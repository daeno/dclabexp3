==> flow/design.v <==
module inout_port(GO, clk, reset, iDATA, oReady, oDATA, SCL, SDA, ACK, ctr);
input GO;  
input clk;
input reset;
input [23:0] iDATA;
output oReady;
output oDATA;
output SCL;
inout SDA;
output ACK;
output [5:0] ctr;
reg a;  
wire a_z;
reg b;  
wire next_b;
wire ACK;
reg CLK_Disable;
reg RW;
reg END;
assign a_z = a? 1'b1:0;
assign SDA = RW? a_z: 1'bz;
assign SCL = CLK_Disable | ( ( (SD_Counter >= 4) & (SD_Counter <= 31))? ~clk:0);
assign ACK = b;
assign next_b = RW?1:SDA;
reg [5:0]	SD_Counter;
wire [5:0] 	next_SD_Counter;
wire [5:0]	ctr;
reg [23:0]	SD;
reg FAIL;
assign oReady = END;
assign next_SD_Counter = FAIL?32:SD_Counter + 1;
assign ctr = SD_Counter;
always @(negedge reset or negedge clk )
	begin
		if (!reset)
			begin
				SD_Counter = 6'b111111;
			end
		else begin
				if (GO == 1)
					begin
						SD_Counter = 0;
					end
				else begin
						if (SD_Counter < 6'b111111)
							begin
								SD_Counter = next_SD_Counter;
							end
						else
							SD_Counter = 6'b111111;
					 end		
			 end
	end
always @(posedge clk or negedge reset) begin
	if(!reset) begin
		CLK_Disable = 1;
		a = 1;
		END = 1;
		RW = 0;
		FAIL = 0;
	end
	else begin
		case(SD_Counter)
			6'd0: begin
				END = 0;
				CLK_Disable = 1;
				a = 1;
				RW = 1;
				FAIL = 0;
			end
			6'd1: begin
				SD = iDATA;
				RW = 1;
				a = 0;
			end
			6'd2: CLK_Disable = 0;
			6'd3: begin
				FAIL = 0;
				a = SD[23];
			end
			6'd4: a = SD[22];
			6'd5: a = SD[21];
			6'd6: a = SD[20];
			6'd7: a = SD[19];
			6'd8: a = SD[18];
			6'd9: a = SD[17];
			6'd10: a = SD[16];
			6'd11: RW = 0;
			6'd12: begin 
				RW = 1;
				if (b != 0)
					FAIL = 1;
				else FAIL = 0;
				a = SD[15];
			end
			6'd13: a = SD[14];
			6'd14: a = SD[13];
			6'd15: a = SD[12];
			6'd16: a = SD[11];
			6'd17: a = SD[10];
			6'd18: a = SD[9];
			6'd19: a = SD[8];
			6'd20: RW = 0;
			6'd21: begin
				RW = 1;
				if (b != 0)
					FAIL = 1;
				else FAIL = 0;
				a = SD[7];
			end
			6'd22: a = SD[6];
			6'd23: a = SD[5];
			6'd24: a = SD[4];
			6'd25: a = SD[3];
			6'd26: a = SD[2];
			6'd27: a = SD[1];
			6'd28: a = SD[0];
			6'd29: RW = 0;
			6'd30: begin
				RW = 1;
				if (b != 0)
					FAIL = 1;
				else FAIL = 0;
				a =0;
			end
			6'd31: begin
				a = 0;
				CLK_Disable = 1;
			end
			6'd32: begin
				a = 1;
				END = 1;
				RW = 0;
			end
		endcase
	end
end
always @(negedge clk) begin
	b = RW?next_b:SDA;
end
endmodule
Reports on inout_port
The steps from the RTL of inout_port to its reports follow in flow order.
Lines are those of the file above, counted from 1.
Library cell names are shortened.
{ "inputs": {"top": "inout_port", "clock": "clk", "library": "sky130hd", "corner": "tt_025C_1v80"} }

Word level
Source: Yosys, flattened and elaborated, memories not mapped. Widths are those after wreduce. Registers that Yosys merges into a memory's read port (data or address) are not register bits. Print and check cells do not count.
{ "word_totals": {"clocked_rd_ports_x_width": 0, "output_inout_bits": 11, "latchBits": 0, "register_bits": 36, "elab_cells": 73, "mem_bits_rw": 0, "mem_count": 0, "inputBits": 27, "mem_bits_ro": 0} }
{ "op_classes": {"reduce_and_logical": 14, "n_shift": 0, "n_mux": 12, "n_addsub": 1, "n_div": 0, "equal": 32, "logic": 3, "n_cmp": 3, "mul": 0} }
{ "ops": {"columns": ["op", "count"], "rows": [
  ["6-bit by 5-bit equality test with 1-bit output (second input constant)", 16],
  ["6-bit by 4-bit equality test with 1-bit output (second input constant)", 8],
  ["26-bit nonzero test", 1],
  ["1-bit case mux with 26-bit select", 1],
  ["6-bit by 3-bit equality test with 1-bit output (second input constant)", 4],
  ["6-bit 2-to-1 mux", 3],
  ["6-bit by 2-bit equality test with 1-bit output (second input constant)", 2],
  ["1-bit case mux with 2-bit select", 4],
  ["2-bit nonzero test", 3],
  ["2-bit OR reduction", 3],
  ["3-bit OR reduction", 2],
  ["6-bit by 1-bit adder with 6-bit output (second input constant)", 1],
  ["6-bit by 1-bit equality test with 1-bit output (second input constant)", 1],
  ["6-bit by 3-bit greater-or-equal comparator with 1-bit output (second input constant)", 1],
  ["6-bit by 5-bit less-or-equal comparator with 1-bit output (second input constant)", 1],
  ["6-bit < comparator (second input constant)", 1],
  ["6-bit equality test (second input constant)", 1],
  ["6-bit logical NOT", 1],
  ["5-bit OR reduction", 1],
  ["4-bit nonzero test", 1],
  ["4-bit OR reduction", 1],
  ["1-bit 2-to-1 mux", 4],
  ["2-bit AND reduction", 1],
  ["1-bit bitwise AND", 1],
  ["1-bit bitwise OR", 1],
  ["1-bit inverter", 1]
]} }

Logic depth
Yosys ltp: most cells in a row. Word level: on the elaborated netlist, between registers, memories and ports. Mapped: between sequential cells and ports; inverters and the memories' decode and read muxes count.
{ "depth": {"word_depth": 4, "ABC_AREA": 0, "ltp_mapped": 9, "depth_no_buf": 8} }

Netlist
Yosys stat after the flow's synthesis: flattened, memories mapped to cells. It holds for the ABC_AREA given above (unset counts as 0); a run with the other value may have another netlist.
{ "types": {"columns": ["type", "count", "area_total_um2"], "rows": [
  ["edfxtp_1", 24, 720.691],
  ["dfstp_2", 9, 236.477],
  ["nor2_1", 16, 60.058],
  ["clkbuf_8", 4, 55.053],
  ["a21oi_1", 10, 50.048],
  ["dfrtp_1", 2, 50.048],
  ["ha_1", 4, 50.048],
  ["buf_6", 4, 45.043],
  ["inv_1", 11, 41.29],
  ["mux2i_1", 4, 40.038],
  ["nand2_1", 9, 33.782],
  ["nor3_1", 6, 30.029],
  ["a311oi_1", 3, 26.275],
  ["a22oi_1", 3, 22.522],
  ["mux2_2", 2, 22.522],
  ["a221o_1", 2, 20.019],
  ["dfxtp_1", 1, 20.019],
  ["nand3_1", 4, 20.019]
]} }
Not listed: further types 36, cells in them 48.
{ "mapped": {"cells": 166, "ff_cells": 36, "buf_cells": 13, "yosys_area_um2": 1906.8, "seq_area_um2": 1027.2} }

Wiki page: inout_port / flow data

inout_port through Yosys and OpenROAD on sky130hd: 2 stored runs, unordered, with their settings and measured results. The constraints put input and output delay at 20% of the set period each and load the outputs with 0.01 pF.
"total power of the final layout": no workload was simulated; the value follows from the tool's default switching activity.

==> run 1: settings <==
{ "period_ns": 5.03, "SETUP_SLACK_MARGIN": 0.61, "CAP_MARGIN": 20, "CORE_MARGIN": 2, "CORE_UTILIZATION": 40, "SLEW_MARGIN": 20 }
==> run 1: results <==
summed negative setup slack: 0.000 ns
total power of the final layout: 762.1 uW
worst setup slack after layout: 0.013 ns
utilization of the finished layout: 0.592
standard-cell area after layout: 2,757.6 µm²
worst hold slack after layout: 0.483 ns
synthesized cell area: 1,906.8 µm²
overall die area: 5,335.6 µm²

==> run 2: settings <==
{ "period_ns": 5.49, "CORE_UTILIZATION": 64, "PLACE_DENSITY_LB_ADDON": 0.12, "CORE_ASPECT_RATIO": 0.68, "CTS_CLUSTER_SIZE": 24, "CTS_CLUSTER_DIAMETER": 190, "MAX_ROUTING_LAYER": "met5", "CAP_MARGIN": 20, "CORE_MARGIN": 2, "SLEW_MARGIN": 20 }
==> run 2: results <==
summed negative setup slack: -0.026 ns
total power of the final layout: 730.2 uW
worst setup slack after layout: -0.026 ns
utilization of the finished layout: 0.854
standard-cell area after layout: 2,446.1 µm²
worst hold slack after layout: 0.524 ns
synthesized cell area: 1,906.8 µm²
overall die area: 3,440.0 µm²
